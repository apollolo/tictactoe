==> flow/design.v <==
`timescale 1ns / 1ps
module checkwin(clk,reset,pos1,pos2,pos3,pos4,pos5,pos6,pos7,pos8,pos9,check,blockthis
    );
	 input clk,reset;
	 input[1:0] pos1,pos2,pos3,pos4,pos5,pos6,pos7,pos8,pos9;
	 output reg check;
	 output reg [3:0] blockthis;
    always @ (posedge clk or posedge reset) begin
		if (reset) begin
		  check <= 0;
		  blockthis <= 4'b0000;
		end
	   else if (pos1 == 2'b10 && pos2 == 2'b10 && pos3 == 2'b00) begin
		  check <= 1;
		  blockthis <= 4'b0011;
      end else if (pos1 == 2'b10 && pos2 == 2'b00 && pos3 == 2'b10) begin
		  check <= 1;
		  blockthis <= 4'b0010;
		end else if (pos1 == 2'b00 && pos2 == 2'b10 && pos3 == 2'b10) begin 
		  check <= 1;
		  blockthis <= 4'b0001;
		end 
		else if (pos4 == 2'b10 && pos5 == 2'b10 && pos6 == 2'b00) begin
		  check <= 1;
		  blockthis <= 4'b0110;
      end else if (pos4 == 2'b10 && pos5 == 2'b00 && pos6 == 2'b10) begin
		  check <= 1;
		  blockthis <= 4'b0101;
		end else if (pos4 == 2'b00 && pos5 == 2'b10 && pos6 == 2'b10) begin 
		  check <= 1;
		  blockthis <= 4'b0100; 
		end
		else if (pos7 == 2'b10 && pos8 == 2'b10 && pos9 == 2'b00) begin
		  check <= 1;
		  blockthis <= 4'b1001;
      end else if (pos7 == 2'b10 && pos8 == 2'b00 && pos9 == 2'b10) begin
		  check <= 1;
		  blockthis <= 4'b1000;
		end else if (pos7 == 2'b00 && pos8 == 2'b10 && pos9 == 2'b10) begin 
		  check <= 1;
		  blockthis <= 4'b0111;
      end		  
		else if (pos1 == 2'b10 && pos4 == 2'b10 && pos7 == 2'b00) begin
		  check <= 1;
		  blockthis <= 4'b0111;
      end else if (pos1 == 2'b10&& pos4 == 2'b00 && pos7 == 2'b10) begin
		  check <= 1;
		  blockthis <= 4'b0100;
		end else if (pos1 == 2'b00 && pos4 == 2'b10 && pos7 == 2'b10) begin 
		  check <= 1;
		  blockthis <= 4'b0001; 
		end
		else if (pos2 == 2'b10 && pos5 == 2'b10 && pos8 == 2'b00) begin
		  check <= 1;
		  blockthis <= 4'b1000;
      end else if (pos2 == 2'b10 && pos5 == 2'b00 && pos8 == 2'b10) begin
		  check <= 1;
		  blockthis <= 4'b0101;
		end else if (pos2 == 2'b00 && pos5 == 2'b10 && pos8 == 2'b10) begin 
		  check <= 1;
		  blockthis <= 4'b0010; 
		end
		else if (pos3 == 2'b10 && pos6 == 2'b10 && pos9 == 2'b00) begin
		  check <= 1;
		  blockthis <= 4'b1001;
      end else if (pos3 == 2'b10 && pos6 == 2'b00 && pos9 == 2'b10) begin
		  check <= 1;
		  blockthis <= 4'b0110;
		end else if (pos3 == 2'b00 && pos6 == 2'b10 && pos9 == 2'b10) begin 
		  check <= 1;
		  blockthis <= 4'b0011; 
      end
		else if (pos1 == 2'b10 && pos5 == 2'b10 && pos9 == 2'b00) begin
		  check <= 1;
		  blockthis <= 4'b1001;
      end else if (pos1 == 2'b10 && pos5 == 2'b00 && pos9 == 2'b10) begin
		  check <= 1;
		  blockthis <= 4'b0101;
		end else if (pos1 == 2'b00 && pos5 == 2'b10 && pos9 == 2'b10) begin 
		  check <= 1;
		  blockthis <= 4'b0001; 
      end
		else if (pos3 == 2'b10 && pos5 == 2'b10 && pos7 == 2'b00) begin
		  check <= 1;
		  blockthis <= 4'b0111;
      end else if (pos3 == 2'b10 && pos5 == 2'b00 && pos7 == 2'b10) begin
		  check <= 1;
		  blockthis <= 4'b0101;
		end else if (pos3 == 2'b00 && pos5 == 2'b10 && pos7 == 2'b10) begin 
		  check <= 1;
		  blockthis <= 4'b0011; 
      end 
      else if (pos1 == 2'b01 && pos2 == 2'b01 && pos3 == 2'b00) begin
		  check <= 1;
		  blockthis <= 4'b0011;
      end else if (pos1 == 2'b01 && pos2 == 2'b00 && pos3 == 2'b01) begin
		  check <= 1;
		  blockthis <= 4'b0010;
		end else if (pos1 == 2'b00 && pos2 == 2'b01 && pos3 == 2'b01) begin 
		  check <= 1;
		  blockthis <= 4'b0001;
		end 
		else if (pos4 == 2'b01 && pos5 == 2'b01 && pos6 == 2'b00) begin
		  check <= 1;
		  blockthis <= 4'b0110;
      end else if (pos4 == 2'b01 && pos5 == 2'b00 && pos6 == 2'b01) begin
		  check <= 1;
		  blockthis <= 4'b0101;
		end else if (pos4 == 2'b00 && pos5 == 2'b01 && pos6 == 2'b01) begin 
		  check <= 1;
		  blockthis <= 4'b0100; 
		end
		else if (pos7 == 2'b01 && pos8 == 2'b01 && pos9 == 2'b00) begin
		  check <= 1;
		  blockthis <= 4'b1001;
      end else if (pos7 == 2'b01 && pos8 == 2'b00 && pos9 == 2'b01) begin
		  check <= 1;
		  blockthis <= 4'b1000;
		end else if (pos7 == 2'b00 && pos8 == 2'b01 && pos9 == 2'b01) begin 
		  check <= 1;
		  blockthis <= 4'b0111;
      end		  
		else if (pos1 == 2'b01 && pos4 == 2'b01 && pos7 == 2'b00) begin
		  check <= 1;
		  blockthis <= 4'b0111;
      end else if (pos1 == 2'b01 && pos4 == 2'b00 && pos7 == 2'b01) begin
		  check <= 1;
		  blockthis <= 4'b0100;
		end else if (pos1 == 2'b00 && pos4 == 2'b01 && pos7 == 2'b01) begin 
		  check <= 1;
		  blockthis <= 4'b0001; 
		end
		else if (pos2 == 2'b01 && pos5 == 2'b01 && pos8 == 2'b00) begin
		  check <= 1;
		  blockthis <= 4'b1000;
      end else if (pos2 == 2'b01 && pos5 == 2'b00 && pos8 == 2'b01) begin
		  check <= 1;
		  blockthis <= 4'b0101;
		end else if (pos2 == 2'b00 && pos5 == 2'b01 && pos8 == 2'b01) begin 
		  check <= 1;
		  blockthis <= 4'b0010; 
		end
		else if (pos3 == 2'b01 && pos6 == 2'b01 && pos9 == 2'b00) begin
		  check <= 1;
		  blockthis <= 4'b1001;
      end else if (pos3 == 2'b01 && pos6 == 2'b00 && pos9 == 2'b01) begin
		  check <= 1;
		  blockthis <= 4'b0110;
		end else if (pos3 == 2'b00 && pos6 == 2'b01 && pos9 == 2'b01) begin 
		  check <= 1;
		  blockthis <= 4'b0011; 
      end
		else if (pos1 == 2'b01 && pos5 == 2'b01 && pos9 == 2'b00) begin
		  check <= 1;
		  blockthis <= 4'b1001;
      end else if (pos1 == 2'b01 && pos5 == 2'b00 && pos9 == 2'b01) begin
		  check <= 1;
		  blockthis <= 4'b0101;
		end else if (pos1 == 2'b00 && pos5 == 2'b01 && pos9 == 2'b01) begin 
		  check <= 1;
		  blockthis <= 4'b0001; 
      end
		else if (pos3 == 2'b01 && pos5 == 2'b01 && pos7 == 2'b00) begin
		  check <= 1;
		  blockthis <= 4'b0111;
      end else if (pos3 == 2'b01 && pos5 == 2'b00 && pos7 == 2'b01) begin
		  check <= 1;
		  blockthis <= 4'b0101;
		end else if (pos3 == 2'b00 && pos5 == 2'b01 && pos7 == 2'b01) begin 
		  check <= 1;
		  blockthis <= 4'b0011; 
      end 
		else begin
		  check <= 0;
		  blockthis <= 4'b0000;
		end
	 end  
endmodule
## From RTL to reports: checkwin

The steps from the RTL of checkwin to its reports follow in flow order.
Line numbers count from 1 in the design file above.
Library cell names are shortened.
The mark n/a stands for no value.

- Top: checkwin
- Clock input: clk
- Library: sky130hd
- Library corner: tt_025C_1v80

## After elaboration

Source: Yosys, flattened and elaborated, memories not mapped. Widths are those after wreduce; folded enables and synchronous resets count as part of the registers. Registers that Yosys merges into a memory's read port (data or address) are not register bits. Print and check cells do not count. Equal cells are merged and count once.

- Register bits after elaboration: 5
- Bits of input ports: 20
- Output and inout port bits: 5
- Cells after elaboration: 221

- Equality and inequality tests: 18
- Muxes and demuxes: 96
- Reductions and logical operators: 105

Operators with widths:

| cell | count |
|---|---|
| 4-bit 2-to-1 mux | 43 |
| 1-bit logical AND | 96 |
| 1-bit 2-to-1 mux | 48 |
| 2-bit by 1-bit == test with 1-bit output (second input constant) | 9 |
| 2-bit == test (second input constant) | 9 |
| 2-bit logical NOT | 9 |
| 3-bit 2-to-1 mux | 4 |
| 2-bit 2-to-1 mux | 1 |

## Logic depth

Yosys ltp: most cells in a row. Word level: on the elaborated netlist, between registers, memories and ports. Mapped: between sequential cells and ports; inverters and the memories' decode and read muxes count.

- Word-level depth: 51
- ABC_AREA: 0
- Gate-level depth with buffers: 8
- Gate-level depth less buffers: 6

## Netlist

The flow's flattened synthesis, as Yosys stat reports it; memories are mapped. The netlist is that of the ABC_AREA named above (0 if unset); the other value can give another one.

Cell types:

| cell | count | total area (um^2) |
|---|---|---|
| xnor2_1 | 17 | 148.893 |
| dfrtp_1 | 5 | 125.12 |
| nand3_1 | 20 | 100.096 |
| nor2b_1 | 15 | 93.84 |
| a21oi_1 | 14 | 70.067 |
| nand2b_1 | 10 | 62.56 |
| buf_2 | 12 | 60.058 |
| buf_6 | 5 | 56.304 |
| nor4_1 | 9 | 56.304 |
| or4_1 | 7 | 52.55 |
| xor2_1 | 6 | 52.55 |
| nor4_2 | 4 | 50.048 |
| nand3b_1 | 6 | 45.043 |
| nor2_1 | 12 | 45.043 |
| buf_4 | 5 | 37.536 |
| nand2_1 | 10 | 37.536 |
| o211ai_1 | 5 | 37.536 |
| a2111oi_2 | 2 | 30.029 |

Not listed: further types 44, cells in them 84.

- Mapped cells: 248
- Synthesis area: 0.0018205 mm^2
- Area of sequential cells: 0.0001251 mm^2
- Flip-flops: 5
- Buffers: 26

## Worst setup path after synthesis

OpenSTA on the mapped netlist: ideal clock, no wires. The path of least setup slack (recovery checks aside). Input and output delay are each 20% of the period. Register names are those of the netlist, which keeps one name where synthesis merged equal registers.

- Path kind: input to register
- Start: input pos8[0]
- End: register blockthis[2]
- Period: 2250 ps
- External input delay: 450 ps
- Setup time: 127 ps
- Time at the first pin: 450 ps
- Arrival time: 1751 ps
- Data required time: 2123 ps
- Setup slack: 372 ps
- Path delay: 1428 ps
- Stages: 7
- Buffers on the path: 2
- Synthesis period reached: 1878 ps

"path delay" = arrival - input delay + setup time.
"stages": output pins that drive a net of the path, with the launching flip-flop's if there is one; two outputs of one cell count as two.
"synthesis period reached" = period - worst setup slack (recovery checks aside). The figure is calculated, with input and output delays left at 20% of the set period.
The rows between start and end are the longest chain of elaborated cells between them; the timing report does not say that the signal goes this way. Where chains are equally long, one stands for them.
A line is the first line of the expression or statement that the cell stems from. Yosys adds cells for indexed reads and writes and turns some case tables into memories.
At most two assigning lines are given for a register; there are more.

- Cell sequence: clkbuf_1 > or4_1 > buf_2 > nand2_1 > o221ai_2 > nor4_2 > a21oi_1
- Length of the longest elaborated chain: 41
- Elaborated cells on any way between the ends: 60
- Those cells by class: eq/ne: 2; mux: 39; reduce/logical: 19

Ends and longest elaborated chain, post-synthesis:

| what | line | text |
|---|---|---|
| start, declared | 5 | `input[1:0] pos1,pos2,pos3,pos4,pos5,pos6,pos7,pos8,pos9;` |
| 2-bit by 1-bit == test with 1-bit output | 139 | `end else if (pos2 == 2'b00 && pos5 == 2'b01 && pos8 == 2'b01) begin` |
| 1-bit logical AND | 139 |  |
| 4-bit 2-to-1 mux | 139 |  |
| 4-bit 2-to-1 mux | 136 | `end else if (pos2 == 2'b01 && pos5 == 2'b00 && pos8 == 2'b01) begin` |
| 4-bit 2-to-1 mux | 133 | `else if (pos2 == 2'b01 && pos5 == 2'b01 && pos8 == 2'b00) begin` |
| 4-bit 2-to-1 mux | 129 | `end else if (pos1 == 2'b00 && pos4 == 2'b01 && pos7 == 2'b01) begin` |
| 4-bit 2-to-1 mux | 126 | `end else if (pos1 == 2'b01 && pos4 == 2'b00 && pos7 == 2'b01) begin` |
| [27 not listed] | n/a |  |
| 4-bit 2-to-1 mux | 33 | `else if (pos7 == 2'b10 && pos8 == 2'b10 && pos9 == 2'b00) begin` |
| 4-bit 2-to-1 mux | 29 | `end else if (pos4 == 2'b00 && pos5 == 2'b10 && pos6 == 2'b10) begin` |
| 4-bit 2-to-1 mux | 26 | `end else if (pos4 == 2'b10 && pos5 == 2'b00 && pos6 == 2'b10) begin` |
| 4-bit 2-to-1 mux | 23 | `else if (pos4 == 2'b10 && pos5 == 2'b10 && pos6 == 2'b00) begin` |
| 4-bit 2-to-1 mux | 19 | `end else if (pos1 == 2'b00 && pos2 == 2'b10 && pos3 == 2'b10) begin` |
| 4-bit 2-to-1 mux | 16 | `end else if (pos1 == 2'b10 && pos2 == 2'b00 && pos3 == 2'b10) begin` |
| 4-bit 2-to-1 mux | 13 | `else if (pos1 == 2'b10 && pos2 == 2'b10 && pos3 == 2'b00) begin` |
| end, assigned | 11 | `blockthis <= 4'b0000;` |
| end, assigned | 15 | `blockthis <= 4'b0011;` |
| end, declared | 7 | `output reg [3:0] blockthis;` |

## Path in the finished layout

Path of least setup slack in the final report of record 2 (OpenROAD, finished layout, wires in). Where an end is a register, its clock arrival counts in the times.
The path's times are printed in steps of 10 ps; the period is the one set.

- Path kind: input to register
- Start: input pos1[1]
- End: register blockthis[0]
- Period: 2730 ps
- External input delay: 550 ps
- Setup time: 120 ps
- Time at the first pin: 550 ps
- Arrival time: 2570 ps
- Data required time: 2840 ps
- Setup slack: 270 ps
- Stages: 9
- Buffers on the path: 3

The rows between start and end are the longest chain of elaborated cells between them; the timing report does not say that the signal goes this way. Where chains are equally long, one stands for them.
At most two assigning lines are given for a register; there are more.

- Cell sequence: clkdlybuf4s50_1 > buf_4 > nor2b_1 > buf_4 > nand3_1 > and4b_1 > o21ai_0 > a31oi_1 > o21a_1
- Length of the longest elaborated chain: 48
- Elaborated cells on any way between the ends: 84
- Those cells by class: eq/ne: 2; mux: 45; reduce/logical: 37

Ends and longest elaborated chain, after layout:

| what | line | text |
|---|---|---|
| start, declared | 5 | `input[1:0] pos1,pos2,pos3,pos4,pos5,pos6,pos7,pos8,pos9;` |
| 2-bit logical NOT | 159 | `end else if (pos1 == 2'b00 && pos5 == 2'b01 && pos9 == 2'b01) begin` |
| 1-bit logical AND x2 | 159 |  |
| 3-bit 2-to-1 mux | 159 |  |
| 3-bit 2-to-1 mux | 156 | `end else if (pos1 == 2'b01 && pos5 == 2'b00 && pos9 == 2'b01) begin` |
| 4-bit 2-to-1 mux | 153 | `else if (pos1 == 2'b01 && pos5 == 2'b01 && pos9 == 2'b00) begin` |
| 4-bit 2-to-1 mux | 149 | `end else if (pos3 == 2'b00 && pos6 == 2'b01 && pos9 == 2'b01) begin` |
| 4-bit 2-to-1 mux | 146 | `end else if (pos3 == 2'b01 && pos6 == 2'b00 && pos9 == 2'b01) begin` |
| [33 not listed] | n/a |  |
| 4-bit 2-to-1 mux | 33 | `else if (pos7 == 2'b10 && pos8 == 2'b10 && pos9 == 2'b00) begin` |
| 4-bit 2-to-1 mux | 29 | `end else if (pos4 == 2'b00 && pos5 == 2'b10 && pos6 == 2'b10) begin` |
| 4-bit 2-to-1 mux | 26 | `end else if (pos4 == 2'b10 && pos5 == 2'b00 && pos6 == 2'b10) begin` |
| 4-bit 2-to-1 mux | 23 | `else if (pos4 == 2'b10 && pos5 == 2'b10 && pos6 == 2'b00) begin` |
| 4-bit 2-to-1 mux | 19 | `end else if (pos1 == 2'b00 && pos2 == 2'b10 && pos3 == 2'b10) begin` |
| 4-bit 2-to-1 mux | 16 | `end else if (pos1 == 2'b10 && pos2 == 2'b00 && pos3 == 2'b10) begin` |
| 4-bit 2-to-1 mux | 13 | `else if (pos1 == 2'b10 && pos2 == 2'b10 && pos3 == 2'b00) begin` |
| end, assigned | 11 | `blockthis <= 4'b0000;` |
| end, assigned | 15 | `blockthis <= 4'b0011;` |
| end, declared | 7 | `output reg [3:0] blockthis;` |

Hand-over note for checkwin

Record of 2 stored runs of the RTL-to-layout flow on checkwin, platform sky130hd. The runs are unordered. Constraints: input delay and output delay 20% of the set period each, output load 0.01 pF.
"total power after layout" is the tool's figure for a default switching activity; nothing was simulated.

### Record 1

Settings: `period_ns=1.2`, `CORE_UTILIZATION=55`, `SETUP_SLACK_MARGIN=-0.01`, `PLACE_DENSITY_LB_ADDON=0.27`, `HOLD_SLACK_MARGIN=0.01`, `CORE_ASPECT_RATIO=1.12`, `CELL_PAD_IN_SITES_GLOBAL_PLACEMENT=0`, `CAP_MARGIN=20`, `CORE_MARGIN=2`, `SLEW_MARGIN=20`

Not finished: clock tree synthesis ended with error DPL-0038.

### Record 2

Settings: `period_ns=2.73`, `CORE_UTILIZATION=29`, `SETUP_SLACK_MARGIN=0.25`, `PLACE_DENSITY=0.61`, `CELL_PAD_IN_SITES_DETAIL_PLACEMENT=2`, `TNS_END_PERCENT=30`, `GPL_ROUTABILITY_DRIVEN=0`, `CTS_CLUSTER_SIZE=40`, `CAP_MARGIN=0`, `SLEW_MARGIN=0`, `CORE_MARGIN=2`

- Netlist area reported by Yosys: 0.0018205 mm^2
- Overall die area: 0.0069272 mm^2
- Standard-cell area of the final layout: 0.0024586 mm^2
- Worst setup slack after layout: 273 ps
- Setup total negative slack: 0 ps
- Total power after layout: 0.6001 mW

End of note.
